==> flow/design.v <==
module DE1_SoC_Audio_Example (
    CLOCK_50,
    AUD_ADCDAT,
    enable,
    W, 
    reset,
    timeUp,
    AUD_BCLK,
    AUD_ADCLRCK,
    AUD_DACLRCK,
    FPGA_I2C_SDAT,
    AUD_XCK,
    AUD_DACDAT,
    FPGA_I2C_SCLK
);
input CLOCK_50;
input timeUp;
input enable;
input W;
input reset;
input AUD_ADCDAT;
inout AUD_BCLK;
inout AUD_ADCLRCK;
inout AUD_DACLRCK;
inout FPGA_I2C_SDAT;
output AUD_XCK;
output AUD_DACDAT;
output FPGA_I2C_SCLK;
wire audio_in_available;
wire [31:0] left_channel_audio_in;
wire [31:0] right_channel_audio_in;
wire read_audio_in;
wire audio_out_allowed;
wire [31:0] left_channel_audio_out;
wire [31:0] right_channel_audio_out;
wire write_audio_out;
wire pulse;
wire doneSound;
wire [3:0] count;
reg [18:0] delay_cnt;
reg [18:0] delay;
reg [3:0] current, next;
reg snd;
reg [31:0] sound;
reg startSound;
localparam start = 4'd0,
           soundPlay = 4'd1,
           soundOff = 4'd2,
           waitlow = 4'd3;
always @(*)
begin
    case (current)
        start: begin
            if (enable == 1'b1 && timeUp == 1'b1)
                next = soundPlay;
            else
                next = start;
        end
        soundPlay: begin
            if (!enable)
                next = start;
            else if (doneSound)
                next = waitlow;
            else
                next = soundPlay;
        end
        soundOff: begin
            if (enable == 1'b0)
                next = start;
            else if (timeUp)
                next = soundPlay;
            else
                next = soundOff;
        end
        waitlow: begin
            if (!enable)
                next = start;
            else
                next = timeUp ? waitlow : soundOff;
        end
    endcase
end
always @(*)
begin
    case(current)
        start: begin
            startSound = 1'b0;
        end
        soundPlay: startSound = 1'b1;
        waitlow: startSound = 1'b0;
        soundOff: startSound = 1'b0;
    endcase
end
always @(posedge CLOCK_50, posedge reset)
begin
    if (reset)
        current <= start;
    else
        current <= next;
end
always @(posedge CLOCK_50)
begin
    if (delay_cnt == delay) begin
        delay_cnt <= 0;
        snd <= !snd;
    end else
        delay_cnt <= delay_cnt + 1;
end
always @(*)
begin
    if (!W) begin
        if(count == 4'd2)
            delay <= 32'd191131;
        else if (count == 4'd1)
            delay <= 32'd151653;
        else if (count == 4'd0)
            delay <= 32'd95547;
    end else begin
        if(count == 4'd0)
            delay <= 32'd191131;
        else if (count == 4'd1)
            delay <= 32'd151653;
        else if (count == 4'd2)
            delay <= 32'd95547;
        else
            delay <= delay;
    end
end
always @(*)
begin
    if (enable == 0 || pulse == 0)
        sound <= 0;
    else
        sound <= snd ? 32'd10000000 : -32'd10000000;
end
assign read_audio_in = audio_in_available & audio_out_allowed;
assign left_channel_audio_out = left_channel_audio_in + sound;
assign right_channel_audio_out = right_channel_audio_in + sound;
assign write_audio_out = audio_in_available & audio_out_allowed;
rateDivider #(50000000) rdv (
    .systemClock(CLOCK_50),
    .start(startSound),
    .reset(reset),
    .pulse(pulse),
    .doneSound(doneSound),
    .count(count)
);
Audio_Controller Audio_Controller (
    .CLOCK_50(CLOCK_50),
    .reset(reset),
    .clear_audio_in_memory(),
    .read_audio_in(read_audio_in),
    .clear_audio_out_memory(),
    .left_channel_audio_out(left_channel_audio_out),
    .right_channel_audio_out(right_channel_audio_out),
    .write_audio_out(write_audio_out),
    .AUD_ADCDAT(AUD_ADCDAT),
    .AUD_BCLK(AUD_BCLK),
    .AUD_ADCLRCK(AUD_ADCLRCK),
    .AUD_DACLRCK(AUD_DACLRCK),
    .audio_in_available(audio_in_available),
    .left_channel_audio_in(left_channel_audio_in),
    .right_channel_audio_in(right_channel_audio_in),
    .audio_out_allowed(audio_out_allowed),
    .AUD_XCK(AUD_XCK),
    .AUD_DACDAT(AUD_DACDAT)
);
avconf #(.USE_MIC_INPUT(1)) avc (
    .FPGA_I2C_SCLK(FPGA_I2C_SCLK),
    .FPGA_I2C_SDAT(FPGA_I2C_SDAT),
    .CLOCK_50(CLOCK_50),
    .reset(reset)
);
endmodule
module rateDivider #(parameter CLOCK_FREQUENCY = 50000000)(
    input systemClock,
    input start,
    input reset,
    output pulse,
    output reg doneSound,
    output reg [3:0] count
);
reg [27:0] Q;
always @(posedge systemClock)
begin
    if (reset == 1'b1 || count == 4'd3) begin
        Q <= (CLOCK_FREQUENCY - 1) / 5;
        if (count == 4'd3) begin
            count <= 0;
            doneSound <= 1'b1;
        end else begin
            doneSound <= 1'b0;
            count <= 0;
        end
    end else if (start == 1'b1) begin
        if (count == 0)
            doneSound = 1'b0;
        if (Q == 0) begin
            Q <= (CLOCK_FREQUENCY - 1) / 5;
            count <= count + 1;
        end else
            Q <= Q - 1;
    end else if (start == 1'b0) begin
        Q <= (CLOCK_FREQUENCY - 1) / 5;
        count <= 0;
        doneSound <= 1'b0;
    end
end
assign pulse = (Q < (CLOCK_FREQUENCY / 10)) ? 1 : 0;
endmodule
# --- Reports on rateDivider ---
# The steps from the RTL of rateDivider to its reports follow in flow order.
# Lines are those of the file above, counted from 1.
# Library cell names are shortened.
setup:
  design: "rateDivider"
  clk_port: "systemClock"
  lib: "sky130hd"
  pvt_corner: "tt_025C_1v80"

# --- Word level ---
# Source: Yosys, flattened and elaborated, memories not mapped. Widths are those after wreduce. Registers that Yosys merges into a memory's read port (data or address) are not register bits. Print and check cells do not count. Equal cells are merged and count once.
bits:
  reg_bits: 33
  inputBits: 3
  output_inout_bits: 6
  wordCells: 21
op_classes:
  add_sub_neg: 2
  n_cmp: 1
  eq_ne: 3
  mux: 7
  bitwise: 1
  reduce_and_logical: 4
ops:
  columns: ["operator", "count"]
  rows:
  - ["subtractor 28 x 1 -> 28 bit (second input constant)", 1]
  - ["less-than comparator 28 x 23 -> 1 bit (second input constant)", 1]
  - ["zero test 28 bit", 1]
  - ["2-to-1 mux 4 bit", 2]
  - ["2-to-1 mux 1 bit", 5]
  - ["adder 4 x 1 -> 4 bit (second input constant)", 1]
  - ["equality test 4 x 2 -> 1 bit (second input constant)", 1]
  - ["zero test 4 bit", 1]
  - ["inequality test 3 x 1 -> 1 bit (second input constant)", 1]
  - ["OR reduction 3 bit", 1]
  - ["inequality test 2 x 1 -> 1 bit (second input constant)", 1]
  - ["logical OR 1 bit", 1]
  - ["inverter 1 bit", 1]

# --- Depth ---
# Depth = most cells in a row (Yosys ltp): at word level without a register or memory, in the mapped netlist without a sequential cell, where the memories' decode and read muxes count.
depth:
  depth_word: 4
  abc_area: 0
  ltp_mapped: 8
  ltp_nobuf: 6

# --- Netlist ---
# Yosys stat after the flow's synthesis: flattened, memories mapped to cells. It holds for the ABC_AREA given above (unset counts as 0); a run with the other value may have another netlist.
mapped:
  cell_count: 175
  area_um2: 1560.2
  sequential_area_um2: 670.6
  flip_flops: 33
  n_buf: 4
by_type:
  columns: ["cell", "count", "area_total_um2"]
  rows:
  - ["dfxtp_1", 32, 640.614]
  - ["xnor2_1", 15, 131.376]
  - ["nor2_1", 23, 86.333]
  - ["nand2_1", 15, 56.304]
  - ["xor2_1", 6, 52.55]
  - ["ha_1", 4, 50.048]
  - ["nor3_1", 9, 45.043]
  - ["or3_1", 7, 43.792]
  - ["nand3_1", 8, 40.038]
  - ["nor3_2", 4, 40.038]
  - ["a21oi_1", 7, 35.034]
  - ["nor4_1", 5, 31.28]
  - ["edfxtp_1", 1, 30.029]
  - ["nand2b_1", 4, 25.024]
  - ["nor4_4", 1, 21.27]
  - ["o21ai_0", 4, 20.019]
  - ["inv_1", 5, 18.768]
  - ["o31ai_1", 2, 15.014]
# Not listed: further types 20, cells in them 23.

# --- Path before layout ---
# OpenSTA on the mapped netlist: ideal clock, no wires. The path of least setup slack (recovery checks aside). Input and output delay are each 20% of the period. Register names are those of the netlist, which keeps one name where synthesis merged equal registers.
synth_timing:
  path_type: "register -> register"
  startpoint: "register count[0]"
  endpoint: "register Q[1]"
  tclk_ns: 2.73
  setup_ns: 0.125
  launch_ns: 0.000
  t_arrival_ns: 1.825
  required_time_ns: 2.605
  path_slack_ns: 0.780
  path_delay_ns: 1.950
  path_stages: 9
  path_buffers: 2
  synth_period_reached_ns: 1.95
# "path_delay_ns" = arrival - input delay + setup time.
# "path_stages" counts driving pins, that of a launching flip-flop among them; a cell with two outputs on the path counts twice.
# "synth_period_reached_ns" is the clock period less the worst setup slack; recovery checks do not enter. This is arithmetic on one report: input and output delays are still those of the set period (20% each).
# Between the ends stands the longest chain of elaborated cells between them, by number of cells; it is not shown to be the way that was timed. Of several equally long chains one is given.
# Each line given opens the expression or statement behind the cell; cells for indexed reads and writes are added by Yosys, which also makes memories of some case tables.
# A register here has more assigning lines than the two given.
synth_via:
  cell_sequence: "dfxtp_1 ha_1 inv_1 nor3_1 or3b_2 clkbuf_1 nor2_1 clkbuf_1 nand2_1"
  elab_chain_cells: 3
  cells_between: 3
  classes_between: "eq/ne: 1; reduce/logical: 2"
synth_lines:
  columns: ["item", "line_no", "source"]
  rows:
  - ["start, declared", 181, "output reg [3:0] count"]
  - ["start, assigned", 189, "count <= 0;"]
  - ["start, assigned", 200, "count <= count + 1;"]
  - ["equality test 4 x 2 -> 1 bit", 186, "if (reset == 1'b1 || count == 4'd3) begin"]
  - ["logical OR 1 bit", 186, null]
  - ["OR reduction 3 bit", null, null]
  - ["end, assigned", 187, "Q <= (CLOCK_FREQUENCY - 1) / 5;"]
  - ["end, assigned", 199, "Q <= (CLOCK_FREQUENCY - 1) / 5;"]
  - ["end, declared", 183, "reg [27:0] Q;"]

# --- Timing after layout ---
# Path of least setup slack in the final report of flow run 2 (OpenROAD, finished layout, wires in). Where an end is a register, its clock arrival counts in the times.
layout_timing:
  path_type: "register -> output"
  startpoint: "register Q[7]"
  endpoint: "output port pulse"
  tclk_ns: 3.25
  output_delay_ns: 0.65
  launch_ns: 0.27
  t_arrival_ns: 2.15
  required_time_ns: 2.60
  path_slack_ns: 0.45
  path_stages: 7
  path_buffers: 1
# Between the ends stands the longest chain of elaborated cells between them, by number of cells; it is not shown to be the way that was timed. Of several equally long chains one is given.
# A register here has more assigning lines than the two given.
layout_via:
  cell_sequence: "dfxtp_1 o211a_1 o21a_1 o31ai_1 a21oi_1 and3b_1 clkdlybuf4s50_1"
  elab_chain_cells: 2
  cells_between: 2
  cone_lines: 1
  classes_between: "compare: 1; mux: 1"
layout_lines:
  columns: ["item", "line_no", "source"]
  rows:
  - ["start, declared", 183, "reg [27:0] Q;"]
  - ["start, assigned", 187, "Q <= (CLOCK_FREQUENCY - 1) / 5;"]
  - ["start, assigned", 199, "Q <= (CLOCK_FREQUENCY - 1) / 5;"]
  - ["less-than comparator 28 x 23 -> 1 bit", 209, "assign pulse = (Q < (CLOCK_FREQUENCY / 10)) ? 1 : 0;"]
  - ["2-to-1 mux 1 bit", 209, null]
  - ["end, declared", 179, "output pulse,"]

# Top module rateDivider; platform sky130hd; tools Yosys and OpenROAD; 2 stored runs in no particular order. Input and output delays are each 20% of the period that was set; the output load is 0.01 pF.
# "period_reached_ns" is the run's clock period less its worst setup slack. It is reckoned from that one timing run; input and output delays stay at 20% of the period that was set.
# By "worst_setup_path_time_ns" is meant the share of the clock period that the worst setup path is allowed (20% is reserved at inputs, 20% at outputs), minus its slack. Clock arrival times at its registers enter into it.
# "totalPower_uw" rests on the timing tool's default activity at the inputs, not on a simulated workload.
runs:
  - name: "flow run 1"
    settings:
      period_ns: 1.41
      CORE_UTILIZATION: 55
      SETUP_SLACK_MARGIN: 0.28
      PLACE_DENSITY_LB_ADDON: 0.24
      HOLD_SLACK_MARGIN: -0.06
      CORE_MARGIN: 5
      CELL_PAD_IN_SITES_DETAIL_PLACEMENT: 1
      CAP_MARGIN: 20
      SLEW_MARGIN: 20
    outcome: "did not finish, placement stopped with DPL-0033"
  - name: "flow run 2"
    settings:
      period_ns: 3.25
      CORE_UTILIZATION: 31
      SETUP_SLACK_MARGIN: 0.06
      PLACE_DENSITY_LB_ADDON: 0.08
      CORE_ASPECT_RATIO: 0.62
      CELL_PAD_IN_SITES_GLOBAL_PLACEMENT: 3
      TNS_END_PERCENT: 45
      SLEW_MARGIN: 5
      MIN_ROUTING_LAYER: "met2"
      CAP_MARGIN: 20
      CORE_MARGIN: 2
    results:
      period_reached_ns: 2.795
      finish.utilization_pct: 37.3
      design_die_area_um2: 5632.8
      worst_hold_slack_ns: 0.417
      worst_setup_path_time_ns: 2.15
      critical_path_type: "register -> output"
      setup_worst_slack_ns: 0.455
      tns_setup_ns: 0.000
      synth_area_um2: 1560.2
      totalPower_uw: 765.8
      final_cell_area_um2: 1821.8
